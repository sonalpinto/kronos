==> flow/design.v <==
package kronos_types;
typedef logic [31:0] instr_t;
typedef struct packed {
    logic [31:0] pc;
    logic [31:0] ir;
} pipeIFID_t;
typedef struct packed {
    logic [31:0] pc;
    logic [31:0] ir;
    logic [31:0] op1;
    logic [31:0] op2;
    logic [31:0] addr;
    logic        basic;
    logic [3:0]  aluop;
    logic        regwr_alu;
    logic        jump;
    logic        branch;
    logic        load;
    logic        store;
    logic [3:0]  mask;
    logic        csr;
    logic        system;
    logic [1:0]  sysop;
    logic        illegal;
    logic        misaligned_jmp;
    logic        misaligned_ldst;
} pipeIDEX_t;
parameter logic [4:0] INSTR_LOAD  = 5'b00_000;
parameter logic [4:0] INSTR_STORE = 5'b01_000;
parameter logic [4:0] INSTR_BR    = 5'b11_000;
parameter logic [4:0] INSTR_JALR  = 5'b11_001;
parameter logic [4:0] INSTR_MISC  = 5'b00_011;
parameter logic [4:0] INSTR_JAL   = 5'b11_011;
parameter logic [4:0] INSTR_OPIMM = 5'b00_100;
parameter logic [4:0] INSTR_OP    = 5'b01_100;
parameter logic [4:0] INSTR_SYS   = 5'b11_100;
parameter logic [4:0] INSTR_AUIPC = 5'b00_101;
parameter logic [4:0] INSTR_LUI   = 5'b01_101;
parameter logic [3:0] ADD       = 4'b0000;
parameter logic [3:0] SUB       = 4'b1000;
parameter logic [3:0] SLT       = 4'b0010;
parameter logic [3:0] SLTU      = 4'b0011;
parameter logic [3:0] XOR       = 4'b0100;
parameter logic [3:0] OR        = 4'b0110;
parameter logic [3:0] AND       = 4'b0111;
parameter logic [3:0] SLL       = 4'b0001;
parameter logic [3:0] SRL       = 4'b0101;
parameter logic [3:0] SRA       = 4'b1101;
parameter logic [2:0] BEQ       = 3'b000;
parameter logic [2:0] BNE       = 3'b001;
parameter logic [2:0] BLT       = 3'b100;
parameter logic [2:0] BGE       = 3'b101;
parameter logic [2:0] BLTU      = 3'b110;
parameter logic [2:0] BGEU      = 3'b111;
parameter logic [1:0] EQ        = 2'b00;
parameter logic [1:0] LT        = 2'b01;
parameter logic [1:0] GT        = 2'b10;
parameter logic [1:0] BYTE      = 2'b00;
parameter logic [1:0] HALF      = 2'b01;
parameter logic [1:0] WORD      = 2'b10;
parameter logic [1:0] ECALL     = 2'b00;
parameter logic [1:0] EBREAK    = 2'b01;
parameter logic [1:0] MRET      = 2'b10;
parameter logic [1:0] WFI       = 2'b11;
parameter logic [31:0] ZERO   = 32'h0;
parameter logic [31:0] FOUR   = 32'h4;
parameter logic [3:0] SOFTWARE_INTERRUPT    = 4'd3;
parameter logic [3:0] TIMER_INTERRUPT       = 4'd7;
parameter logic [3:0] EXTERNAL_INTERRUPT    = 4'd11;
parameter logic [3:0] INSTR_ADDR_MISALIGNED = 4'd0;
parameter logic [3:0] ILLEGAL_INSTR         = 4'd2;
parameter logic [3:0] BREAKPOINT            = 4'd3;
parameter logic [3:0] LOAD_ADDR_MISALIGNED  = 4'd4;
parameter logic [3:0] STORE_ADDR_MISALIGNED = 4'd6;
parameter logic [3:0] ECALL_MACHINE         = 4'd11;
parameter logic [1:0]  CSR_RW       = 2'b01;
parameter logic [1:0]  CSR_RS       = 2'b10;
parameter logic [1:0]  CSR_RC       = 2'b11;
parameter logic [11:0] MSTATUS      = 12'h300;
parameter logic [11:0] MIE          = 12'h304;
parameter logic [11:0] MTVEC        = 12'h305;
parameter logic [11:0] MSCRATCH     = 12'h340;
parameter logic [11:0] MEPC         = 12'h341;
parameter logic [11:0] MCAUSE       = 12'h342;
parameter logic [11:0] MTVAL        = 12'h343;
parameter logic [11:0] MIP          = 12'h344;
parameter logic [11:0] MCYCLE       = 12'hB00;
parameter logic [11:0] MINSTRET     = 12'hB02;
parameter logic [11:0] MCYCLEH      = 12'hB80;
parameter logic [11:0] MINSTRETH    = 12'hB82;
parameter logic [1:0] PRIVILEGE_MACHINE = 2'b11;
parameter logic [1:0] DIRECT_MODE   = 2'b00;
endpackage
package krz_map;
parameter logic [5:0] KRZ_SCRATCH       = 6'h00;
parameter logic [5:0] KRZ_BOOTVEC       = 6'h01;
parameter logic [5:0] KRZ_GPIO_DIR      = 6'h02;
parameter logic [5:0] KRZ_GPIO_WRITE    = 6'h03;
parameter logic [5:0] KRZ_GPIO_READ     = 6'h04;
parameter logic [5:0] KRZ_UART_CTRL     = 6'h05;
parameter logic [5:0] KRZ_UART_STATUS   = 6'h06;
parameter logic [5:0] KRZ_SPIM_CTRL     = 6'h07;
parameter logic [5:0] KRZ_SPIM_STATUS   = 6'h08;
endpackage
module fifo #(
    parameter WIDTH=8,
    parameter DEPTH=32
)(
    input  logic                        clk,
    input  logic                        rstz,
    input  logic                        clear,
    output logic [$clog2(DEPTH):0]      size,
    output logic                        full,
    output logic                        empty,
    input  logic [WIDTH-1:0]            din,
    input  logic                        din_vld,
    output logic                        din_rdy,
    output logic [WIDTH-1:0]            dout,
    output logic                        dout_vld,
    input  logic                        dout_rdy
);
localparam PW = $clog2(DEPTH);
logic [WIDTH-1:0] MEM [DEPTH];
logic [PW-1:0] wraddr, rdaddr;
logic [PW:0] wrptr, rdptr;
logic wr_en, rd_en;
logic fifo_empty;
assign wr_en = din_vld && ~full;
assign wraddr = wrptr[PW-1:0];
always_ff @(posedge clk or negedge rstz) begin
    if (~rstz) wrptr <= '0;
    else if (clear) wrptr <= '0;
    else if (wr_en) begin
        MEM[wraddr] <= din;
        wrptr <= wrptr + 1'b1;
    end
end
assign din_rdy = wr_en;
assign rd_en = (~dout_vld | dout_rdy) & ~fifo_empty;
assign rdaddr = rdptr[PW-1:0];
always_ff @(posedge clk or negedge rstz) begin
    if (~rstz) begin
        rdptr <= '0;
        dout_vld <= 1'b0;
        dout <= '0;
    end
    else if (clear) begin
        rdptr <= '0;
        dout_vld <= 1'b0;
        dout <= '0;
    end
    else begin
        if (rd_en) begin
            dout <= MEM[rdaddr];
            dout_vld <= 1'b1;
            rdptr <= rdptr + 1'b1;
        end
        else if (dout_vld && dout_rdy) begin
            dout_vld <= 1'b0;
            dout <= '0;
        end
    end
end
assign full = (wrptr[PW] != rdptr[PW]) && (wrptr[PW-1:0] == rdptr[PW-1:0]);
assign fifo_empty = rdptr == wrptr;
assign empty = fifo_empty & ~dout_vld;
always_ff @(posedge clk or negedge rstz) begin
    if (~rstz) size <= '0;
    else if (clear) size <= '0;
    else begin
        if (wr_en && ~(dout_vld && dout_rdy)) size <= size + 1'b1;
        else if (~wr_en && (dout_vld && dout_rdy)) size <= size - 1'b1;
    end
end
endmodule
module spi_master #(
    parameter PRESCALER_WIDTH = 16
)(
    input  logic        clk,
    input  logic        rstz,
    output logic        sclk,
    output logic        mosi,
    input  logic        miso,
    input  logic [PRESCALER_WIDTH-1:0] prescaler,
    input  logic        cpol,
    input  logic        cpha,
    input  logic [7:0]  din,
    input  logic        din_vld,
    output logic        din_rdy,
    output logic [7:0]  dout,
    output logic        dout_vld
);
logic [PRESCALER_WIDTH-1:0] timer;
logic tick;
logic [4:0] state;
logic init, done, active;
logic [7:0] tx_buffer, rx_buffer;
always_ff @(posedge clk or negedge rstz) begin
    if (~rstz) state <= '0;
    else if (din_vld && state == '0) state <= state + 1'b1;
    else if (active && tick) state <= (done) ? '0 : state + 1'b1;
end
assign active = state != '0;
assign init = din_vld && state == '0;
assign done = state == 5'd16 && tick;
assign din_rdy = init;
assign tick = timer == prescaler;
always_ff @(posedge clk or negedge rstz) begin
    if (~rstz) timer <= '0;
    else if (init) timer <= '0;
    else if (active) timer <= tick ? '0 : timer + 1'b1;
end
always_ff @(posedge clk or negedge rstz) begin
    if (~rstz) sclk <= 1'b0;
    else if (init) sclk <= cpol ? ~cpha : cpha;
    else if (active) begin
        if (tick) sclk <= done ? cpol : ~sclk;
    end
    else sclk <= cpol;
end
always_ff @(posedge clk or negedge rstz) begin
    if (~rstz) tx_buffer <= '0;
    else if (init) tx_buffer <= din;
    else if (tick && ~state[0]) tx_buffer <= tx_buffer << 1;
end
assign mosi = tx_buffer[7];
always_ff @(posedge clk or negedge rstz) begin
    if (~rstz) rx_buffer <= '0;
    else if (init) rx_buffer <= '0;
    else if (tick && state[0] && ~done) rx_buffer <= {rx_buffer[6:0], miso};
end
assign dout = rx_buffer;
assign dout_vld = done;
endmodule
module wb_spi_master #(
    parameter BUFFER=32,
    parameter PRESCALER_WIDTH = 16
)(
    input  logic        clk,
    input  logic        rstz,
    output logic        sclk,
    output logic        mosi,
    input  logic        miso,
    input  logic [PRESCALER_WIDTH-1:0]  prescaler,
    input  logic                        cpol,
    input  logic                        cpha,
    input  logic                        tx_clear,
    input  logic                        rx_clear,
    output logic [$clog2(BUFFER):0]     tx_size,
    output logic [$clog2(BUFFER):0]     rx_size,
    input  logic [7:0]  dat_i,
    output logic [7:0]  dat_o,
    input  logic        we_i,
    input  logic        stb_i,
    output logic        ack_o
);
logic txq_ack;
logic txq_full, txq_empty;
logic [$clog2(BUFFER):0] txq_size;
logic txq_din_vld, txq_din_rdy;
logic txq_dout_vld, txq_dout_rdy;
logic [7:0] txq_din, txq_dout;
logic rxq_ack;
logic rxq_full, rxq_empty;
logic [$clog2(BUFFER):0] rxq_size;
logic rxq_din_vld, rxq_din_rdy;
logic rxq_dout_vld, rxq_dout_rdy;
logic [7:0] rxq_din, rxq_dout;
fifo #(
    .WIDTH(8     ),
    .DEPTH(BUFFER)
) u_txq (
    .clk     (clk         ),
    .rstz    (rstz        ),
    .clear   (tx_clear    ),
    .size    (txq_size    ),
    .full    (txq_full    ),
    .empty   (txq_empty   ),
    .din     (txq_din     ),
    .din_vld (txq_din_vld ),
    .din_rdy (txq_din_rdy ),
    .dout    (txq_dout    ),
    .dout_vld(txq_dout_vld),
    .dout_rdy(txq_dout_rdy)
);
assign txq_din = dat_i;
assign txq_din_vld = stb_i & we_i & txq_ack;
fifo #(
    .WIDTH(8     ),
    .DEPTH(BUFFER)
) u_rxq (
    .clk     (clk         ),
    .rstz    (rstz        ),
    .clear   (rx_clear    ),
    .size    (rxq_size    ),
    .full    (rxq_full    ),
    .empty   (rxq_empty   ),
    .din     (rxq_din     ),
    .din_vld (rxq_din_vld ),
    .din_rdy (rxq_din_rdy ),
    .dout    (rxq_dout    ),
    .dout_vld(rxq_dout_vld),
    .dout_rdy(rxq_dout_rdy)
);
assign dat_o = rxq_dout;
assign rxq_dout_rdy = stb_i & ~we_i & rxq_ack;
always_ff @(posedge clk or negedge rstz) begin
    if (~rstz) begin
        txq_ack <= 1'b0;
        rxq_ack <= 1'b0;
    end
    else begin
        txq_ack <= stb_i & we_i;
        rxq_ack <= stb_i & ~we_i;
    end
end
assign tx_size = txq_size;
assign rx_size = rxq_size;
assign ack_o = stb_i & (txq_ack | rxq_ack);
spi_master #(
    .PRESCALER_WIDTH(PRESCALER_WIDTH)
)u_spim (
    .clk      (clk         ),
    .rstz     (rstz        ),
    .sclk     (sclk        ),
    .mosi     (mosi        ),
    .miso     (miso        ),
    .prescaler(prescaler   ),
    .cpol     (cpol        ),
    .cpha     (cpha        ),
    .din      (txq_dout    ),
    .din_vld  (txq_dout_vld),
    .din_rdy  (txq_dout_rdy),
    .dout     (rxq_din     ),
    .dout_vld (rxq_din_vld )
);
endmodule
==> From RTL to reports: wb_spi_master <==
Tool output for the design above, in the order of the flow.
Lines are those of the file above, counted from 1.
Library cell names are shortened.
{ "design": {"top_module": "wb_spi_master", "clock": "clk", "cell_library": "sky130hd", "lib_corner": "tt_025C_1v80"} }

==> Word level <==
Counts by Yosys on the flattened word-level netlist (proc, flatten, opt, wreduce). Print and check cells are left out. Cells with the same type and inputs are merged into one.
{ "classes": {"n_addsub": 10, "mul": 0, "div_mod_pow": 0, "cmp": 0, "equal": 133, "shifts": 0, "mux": 43, "n_logic": 27, "reduce_logical": 98} }
{ "op_table": {"columns": ["operator", "n"], "rows": [
  ["case mux 8 bit (select 32 bit)", 2],
  ["== test 5 bit (second input constant)", 65],
  ["AND reduction 4 bit", 64],
  ["== test 5 x 4 -> 1 bit (second input constant)", 32],
  ["two-way mux 6 bit", 14],
  ["== test 5 x 3 -> 1 bit (second input constant)", 16],
  ["two-way mux 8 bit", 10],
  ["two-way mux 16 bit", 3],
  ["== test 5 x 2 -> 1 bit (second input constant)", 8],
  ["adder 6 x 1 -> 6 bit (second input constant)", 6],
  ["logical NOT 5 bit", 5],
  ["== test 5 x 1 -> 1 bit (second input constant)", 4],
  ["NOT 1 bit", 17],
  ["logical AND 1 bit", 16],
  ["adder 16 x 1 -> 16 bit (second input constant)", 1],
  ["== test 16 bit", 1],
  ["nonzero test 2 bit", 8],
  ["two-way mux 5 bit", 3],
  ["nonzero test 3 bit", 4],
  ["subtractor 6 x 1 -> 6 bit (second input constant)", 2],
  ["== test 6 bit", 2],
  ["two-way mux 1 bit", 11],
  ["== test 5 bit", 2],
  ["bitwise AND 1 bit", 7],
  ["adder 5 x 1 -> 5 bit (second input constant)", 1],
  ["nonzero test 5 bit", 1],
  ["OR 1 bit", 3],
  ["inequality test 3 x 2 -> 1 bit (second input constant)", 1],
  ["inequality test 1 bit", 2]
]} }
{ "word_totals": {"reg_bits": 606, "latch_bits": 0, "mem_bits_rw": 0, "rom_bits": 0, "clocked_rd_ports_x_width": 0, "memories": 0, "in_bits": 33, "out_inout_bits": 23, "elab_cells": 392} }

==> Logic depth <==
Yosys ltp: most cells in a row. Word level: on the elaborated netlist, between registers, memories and ports. Mapped: between sequential cells and ports; inverters and the memories' decode and read muxes count.
{ "logic_depth": {"depth_word": 9, "abc_area": 1, "mapped_depth": 21} }

==> Synthesis result <==
The flow's flattened synthesis, as Yosys stat reports it; memories are mapped. The netlist is that of the ABC_AREA named above (0 if unset); the other value can give another one.
Totals and module areas in this step are rounded.
{ "types": {"columns": ["cell", "n"], "rows": [
  ["edfxtp_1", 512],
  ["nand2_1", 698],
  ["dfrtp_1", 94],
  ["nor2_1", 248],
  ["inv_1", 237],
  ["nand3_1", 109],
  ["ha_1", 35],
  ["o21ai_0", 72],
  ["nand4_1", 53],
  ["o2bb2ai_1", 21],
  ["o22ai_1", 29],
  ["a21oi_1", 33],
  ["xor2_1", 18],
  ["nor3_1", 31],
  ["a22o_1", 14],
  ["xnor2_1", 13],
  ["inv_2", 25],
  ["nand3b_1", 11]
]} }
Other cell types: 32; their cells: 112.
{ "synth_totals": {"cells": 2365, "yosys_area_um2": 26000, "ffs": 606, "buf_cells": 32} }

==> Worst setup path after synthesis <==
OpenSTA on the mapped netlist: ideal clock, no wires. The path of least setup slack (recovery checks aside). Input and output delay are each 20% of the period. Register names are those of the netlist, which keeps one name where synthesis merged equal registers.
{ "synth_timing": {"kind": "flip-flop to flip-flop", "from": "reg u_spim.state[0]", "to": "reg u_txq.size[5]", "clock_period_ns": 3.56, "setup_ns": 0.119, "launch_ns": 0.000, "arrival_ns": 2.513, "path_slack_ns": 0.929, "delay_ns": 2.632, "path_stages": 16, "n_path_buf": 0, "period_less_setup_slack_ns": 2.631} }
"delay_ns" = arrival - input delay + setup time.
"path_stages" counts driving pins, that of a launching flip-flop among them; a cell with two outputs on the path counts twice.
"period_less_setup_slack_ns" is the clock period less the worst setup slack; recovery checks do not enter. This is arithmetic on one report: input and output delays are still those of the set period (20% each).
Between the ends stands the longest chain of elaborated cells between them, by number of cells; it is not shown to be the way that was timed. Of several equally long chains one is given.
Each line given opens the expression or statement behind the cell; cells for indexed reads and writes are added by Yosys, which also makes memories of some case tables.
At most two assigning lines are given for a register; there are more.
{ "synth_via": {"path_cell_list": "dfrtp_1 > inv_1 > ha_1 > inv_1 > nor4_4 > nand2_1 > nand3_1 > ha_1 > nand3_1 > nand3_1 > nand2_1 > nand2_1 > a21o_1 > nand3b_1 > nand3_1 > nand2_1", "elab_chain_len": 7} }
{ "synth_rtl": {"columns": ["item", "line", "text"], "rows": [
  ["start: declaration", 195, "logic [4:0] state;"],
  ["start: assignment", 200, "else if (din_vld && state == '0) state <= state + 1'b1;"],
  ["start: assignment", 201, "else if (active && tick) state <= (done) ? '0 : state + 1'b1;"],
  ["logical NOT 5 bit", 204, "assign init = din_vld && state == '0;"],
  ["logical AND 1 bit", 204, null],
  ["logical AND 1 bit (2 in a row)", 172, "else if (~wr_en && (dout_vld && dout_rdy)) size <= size - 1'b1;"],
  ["two-way mux 6 bit", 172, null],
  ["two-way mux 6 bit", 171, "if (wr_en && ~(dout_vld && dout_rdy)) size <= size + 1'b1;"],
  ["two-way mux 6 bit", 169, "else if (clear) size <= '0;"],
  ["end: assignment", 171, null],
  ["end: assignment", 172, null],
  ["end: declaration", 112, "output logic [$clog2(DEPTH):0]      size,"]
]} }

==> Worst path after layout <==
From the final timing report of run A: the path of least setup slack in the routed layout; clock arrival at registers is part of the times.
{ "layout_timing": {"kind": "flip-flop to flip-flop", "from": "reg u_txq.rdptr[1]", "to": "reg u_txq.dout[6]", "clock_period_ns": 4.78, "setup_ns": 0.10, "launch_ns": 0.65, "arrival_ns": 4.23, "path_slack_ns": 1.12, "path_stages": 15, "n_path_buf": 0} }
Between the ends stands the longest chain of elaborated cells between them, by number of cells; it is not shown to be the way that was timed. Of several equally long chains one is given.
At most two assigning lines are given for a register; there are more.
{ "layout_via": {"path_cell_list": "dfrtp_1 > inv_1 > ha_1 > inv_1 > nor2_1 > nand2_1 > inv_1 > nand2_1 > nand2_1 > nor2_1 > nand4_1 > nor2_1 > nand3_1 > nand2_1 > nand2_1", "elab_chain_len": 5} }
{ "layout_rtl": {"columns": ["item", "line", "text"], "rows": [
  ["start: declaration", 125, "logic [PW:0] wrptr, rdptr;"],
  ["start: assignment", 143, "rdptr <= '0;"],
  ["start: assignment", 156, "rdptr <= rdptr + 1'b1;"],
  ["== test 6 bit", 165, "assign fifo_empty = rdptr == wrptr;"],
  ["NOT 1 bit", 139, "assign rd_en = (~dout_vld | dout_rdy) & ~fifo_empty;"],
  ["bitwise AND 1 bit", 139, null],
  ["two-way mux 8 bit", 153, "if (rd_en) begin"],
  ["two-way mux 8 bit", 147, "else if (clear) begin"],
  ["end: assignment", 145, "dout <= '0;"],
  ["end: assignment", 154, "dout <= MEM[rdaddr];"],
  ["end: declaration", 118, "output logic [WIDTH-1:0]            dout,"]
]} }

Memo
Re: implementation data of wb_spi_master

Measured results for wb_spi_master: 2 stored runs of the Yosys and OpenROAD flow on sky130hd. The settings differ; the order carries no meaning. The constraints put input and output delay at 20% of the set period each and load the outputs with 0.01 pF.
"timing.achieved_period_ns" = clock period - worst setup slack. The figure is calculated, with input and output delays left at 20% of the set period.
"worstPathTime_ns": the worst setup path's part of the clock period (all of it between registers, 20% less for each end at a port) less its slack. A launch clock that arrives late makes it longer, a capture clock that arrives late makes it shorter.
"final_power_mw" rests on the timing tool's default activity at the inputs, not on a simulated workload.
The results are shown rounded.
[
  {
    "run": "run A",
    "settings": { "period_ns": 4.78, "CORE_UTILIZATION": 18, "SETUP_SLACK_MARGIN": 0.07, "PLACE_DENSITY_LB_ADDON": 0.01, "CORE_ASPECT_RATIO": 1.89, "TNS_END_PERCENT": 40, "ABC_AREA": 1, "CTS_CLUSTER_SIZE": 91, "SLEW_MARGIN": 40, "MIN_ROUTING_LAYER": "met2", "MAX_ROUTING_LAYER": "met4", "CAP_MARGIN": 20, "CORE_MARGIN": 2 },
    "results": { "setupTns_ns": 0.000, "util_frac": 0.22, "timing.achieved_period_ns": 3.662, "synth_area_um2": 26000, "setup_ws_ns": 1.1, "dieArea_um2": 150000, "final_power_mw": 12, "worstPathTime_ns": 3.66, "path_kind": "flip-flop to flip-flop" }
  },
  {
    "run": "run B",
    "settings": { "period_ns": 3.65, "CORE_UTILIZATION": 31, "SETUP_SLACK_MARGIN": 0.19, "PLACE_DENSITY_LB_ADDON": 0.12, "CORE_ASPECT_RATIO": 1.12, "CORE_MARGIN": 4, "TNS_END_PERCENT": 65, "GPL_ROUTABILITY_DRIVEN": 0, "CAP_MARGIN": 20, "SLEW_MARGIN": 20 },
    "results": { "setupTns_ns": 0.000, "util_frac": 0.38, "timing.achieved_period_ns": 3.289, "synth_area_um2": 26000, "setup_ws_ns": 0.36, "dieArea_um2": 88000, "final_power_mw": 18, "worstPathTime_ns": 3.29, "path_kind": "flip-flop to flip-flop" }
  }
]
